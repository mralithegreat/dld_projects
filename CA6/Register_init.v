==> flow/design.v <==
`timescale 1ns/1ns
module Register_init(input signed [16:0] serIn , input [16:0] init_value , input en, input clk, input rst , input init , output reg signed [16:0] Q);
  always @ (posedge clk, posedge rst) begin
    if(rst) Q <= 17'b0;
    else if(en) Q <= serIn;
    else if(init) Q <= init_value;
  end
endmodule
* Reports on Register_init
The steps from the RTL of Register_init to its reports follow in flow order. Line numbers count from 1 in the design file above. Operators: Yosys type, input widths -> output width; for muxes data width and select width s. Cell names lack the library's common part. Not given: --
Inputs: top Register_init, clock input clk, cell library sky130hd, corner tt_025C_1v80

* Word-level counts
Source: Yosys, flattened and elaborated, memories not mapped. Widths are those after wreduce. Registers that Yosys merges into a memory's read port (data or address) are not register bits. Print and check cells do not count. Equal cells are merged and count once.
Cells by class: equal/unequal tests 0, divide/modulo/power cells 0, reductions and logical operators 1, $mul 0, add/sub/neg operators 0, magnitude comparators 0, muxes and demuxes 2, bitwise gates (word level) 0, shift operators 0
Operators with widths (number):
- $mux 17 | 2
- $reduce_bool 2->1 | 1
Word-level totals: ROM bits 0, memories kept 0, word-level cells 4, latch bits 0, output and inout bits 17, bits of input ports 38, word width x clocked read ports 0, register bits after elaboration 17, bits in writable memories 0

* Logic depth
Yosys ltp: most cells in a row. Word level: on the elaborated netlist, between registers, memories and ports. Mapped: between sequential cells and ports; inverters and the memories' decode and read muxes count.
Logic depth: depth after elaboration 2, ABC_AREA 0, gate-level depth with buffers 4, mapped depth without buffers 2

* Mapped cells and area
Yosys stat after the flow's synthesis: flattened, memories mapped to cells. It holds for the ABC_AREA given above (unset counts as 0); a run with the other value may have another netlist. The area totals of this step are shown rounded.
Synthesis totals: synthesis area 797 sq um, cell count 74, area of sequential cells 425 sq um, buffers 5, flip-flop cells 17
Cell types:
- dfrtp_1 | number 17, total area 425.408 sq um
- mux2i_1 | number 17, total area 170.163 sq um
- nand2_1 | number 17, total area 63.811 sq um
- o21ai_1 | number 9, total area 45.043 sq um
- o21ai_0 | number 7, total area 35.034 sq um
- buf_12 | number 1, total area 20.019 sq um
- buf_6 | number 1, total area 11.261 sq um
- buf_2 | number 2, total area 10.01 sq um
- o21ai_2 | number 1, total area 8.758 sq um
- clkbuf_1 | number 1, total area 3.754 sq um
- inv_1 | number 1, total area 3.754 sq um

* Path before layout
Source: OpenSTA report_checks on the synthesized netlist (no wires, ideal clock, input and output delay 20% of the period each), path of least setup slack; recovery checks are left aside. Register names are those of the netlist, which keeps one name where synthesis merged equal registers.
Timing path after synthesis: path type in2reg, start point in init, end point reg Q[14], clock period 1.85 ns, launch time at the first pin 0.370 ns, required time 1.730 ns, stages 4, setup slack 0.838 ns, path buffers 2, setup time 0.120 ns, input delay 0.370 ns, data arrival time 0.892 ns, delay of the path 0.642 ns, period reached after synthesis 1.012 ns
"delay of the path" is the arrival time less input delay plus setup time. "stages": output pins that drive a net of the path, with the launching flip-flop's if there is one; two outputs of one cell count as two. "period reached after synthesis" = period - worst setup slack (recovery checks aside). The figure is calculated, with input and output delays left at 20% of the set period. Between the ends stands the longest chain of elaborated cells between them, by number of cells; it is not shown to be the way that was timed. Of several equally long chains one is given. Each line given opens the expression or statement behind the cell; cells for indexed reads and writes are added by Yosys, which also makes memories of some case tables. A register here has more assigning lines than the two given.
Between the ends, after synthesis: path through buf_6 buf_12 mux2i_1 o21ai_2, length of the longest elaborated chain 2, elaborated cells between the ends (all ways) 3, source lines of those cells 2, classes of those cells 2 x mux; 1 x reduce/logical
RTL lines, path after synthesis:
- from (decl) | line 2 | module Register_init(input signed [16:0] serIn , input [16:0] init_value , input en, input clk, input rst , in ...
- $mux 17 | line 6 | else if(init) Q <= init_value;
- $mux 17 | line 5 | else if(en) Q <= serIn;
- to (assign) | line 5
- to (assign) | line 6
- to (decl) | line 2

* Path in the finished layout
From the final timing report of flow run 2: the path of least setup slack in the routed layout; clock arrival at registers is part of the times.
Timing path post-layout: path type reg2out, start point reg Q[14], end point out Q[14], setup slack -0.23 ns, launch time at the first pin 0.28 ns, stages 2, output delay 0.15 ns, data arrival time 0.82 ns, path buffers 1, required time 0.59 ns, clock period 0.738 ns
A register here has more assigning lines than the two given.
Between the ends, post-layout: path through dfrtp_1 buf_2, length of the longest elaborated chain 0, elaborated cells between the ends (all ways) 0, source lines of those cells 0
RTL lines, path post-layout:
- from (decl) | line 2 | module Register_init(input signed [16:0] serIn , input [16:0] init_value , input en, input clk, input rst , in ...
- from (assign) | line 5 | else if(en) Q <= serIn;
- from (assign) | line 6 | else if(init) Q <= init_value;
- to (decl) | line 2

--- measured runs ---
Design Register_init on sky130hd. What follows are 2 stored runs of the flow, each under its own settings; their order means nothing. The constraints put input and output delay at 20% of the set period each and load the outputs with 0.01 pF.
"period reached" = clock period - worst setup slack. The figure is calculated, with input and output delays left at 20% of the set period.
"overall power": no workload was simulated; the value follows from the tool's default switching activity.
Values from the reports are rounded here.

[flow run 1] flow files
==> flow/run.sh <==
#!/bin/bash
# the make line also repeats the synthesis and layout settings of config.mk as NAME=value (left out here)
make -C /OpenROAD-flow-scripts/flow DESIGN_CONFIG=/design/flow/config.mk WORK_HOME=/design/flow/orfs CLKGATE_MAP_FILE= finish
==> flow/config.mk <==
export PLATFORM = sky130hd
export DESIGN_NAME = Register_init
export DESIGN_NICKNAME = Register_init
export VERILOG_FILES = /design/flow/design.v
export SDC_FILE = /design/flow/constraint.sdc
export NUM_CORES = 4
export LEC_CHECK = 0
export ABC_AREA = 1
export CAP_MARGIN = 30
export CELL_PAD_IN_SITES_DETAIL_PLACEMENT = 1
export CELL_PAD_IN_SITES_GLOBAL_PLACEMENT = 3
export CORE_ASPECT_RATIO = 0.87
export CORE_MARGIN = 2
export CORE_UTILIZATION = 37
export CTS_CLUSTER_DIAMETER = 136
export GPL_TIMING_DRIVEN = 1
export HOLD_SLACK_MARGIN = -0.05
export PLACE_DENSITY = 0.73
export SETUP_SLACK_MARGIN = -0.11
export SLEW_MARGIN = 20
==> flow/constraint.sdc <==
create_clock -name core_clock -period 1.25 [get_ports {clk}]
set_input_delay 0.2500 -clock core_clock [delete_from_list [all_inputs] [get_ports {clk}]]
set_output_delay 0.2500 -clock core_clock [all_outputs]
set_load 0.01 [all_outputs]

[flow run 1] result: not finished: placement ended with error GPL-0301

[flow run 2] flow files
==> flow/run.sh <==
#!/bin/bash
# the make line also repeats the synthesis and layout settings of config.mk as NAME=value (left out here)
make -C /OpenROAD-flow-scripts/flow DESIGN_CONFIG=/design/flow/config.mk WORK_HOME=/design/flow/orfs CLKGATE_MAP_FILE= finish
==> flow/config.mk <==
export PLATFORM = sky130hd
export DESIGN_NAME = Register_init
export DESIGN_NICKNAME = Register_init
export VERILOG_FILES = /design/flow/design.v
export SDC_FILE = /design/flow/constraint.sdc
export NUM_CORES = 4
export LEC_CHECK = 0
export CAP_MARGIN = 20
export CELL_PAD_IN_SITES_GLOBAL_PLACEMENT = 0
export CORE_MARGIN = 10
export CORE_UTILIZATION = 22
export GPL_ROUTABILITY_DRIVEN = 1
export MAX_ROUTING_LAYER = met5
export PLACE_DENSITY_LB_ADDON = 0.12
export SETUP_SLACK_MARGIN = 0.11
export SLEW_MARGIN = 20
export TNS_END_PERCENT = 35
==> flow/constraint.sdc <==
create_clock -name core_clock -period 0.738 [get_ports {clk}]
set_input_delay 0.1476 -clock core_clock [delete_from_list [all_inputs] [get_ports {clk}]]
set_output_delay 0.1476 -clock core_clock [all_outputs]
set_load 0.01 [all_outputs]

[flow run 2] result: Yosys chip area after synthesis 797 sq um; die size 6430 sq um; utilization of the finished layout 0.413; worst setup slack after layout -0.233 ns; setup total negative slack -4.07 ns; overall power 2170 µW; period reached 0.971 ns
--- end ---
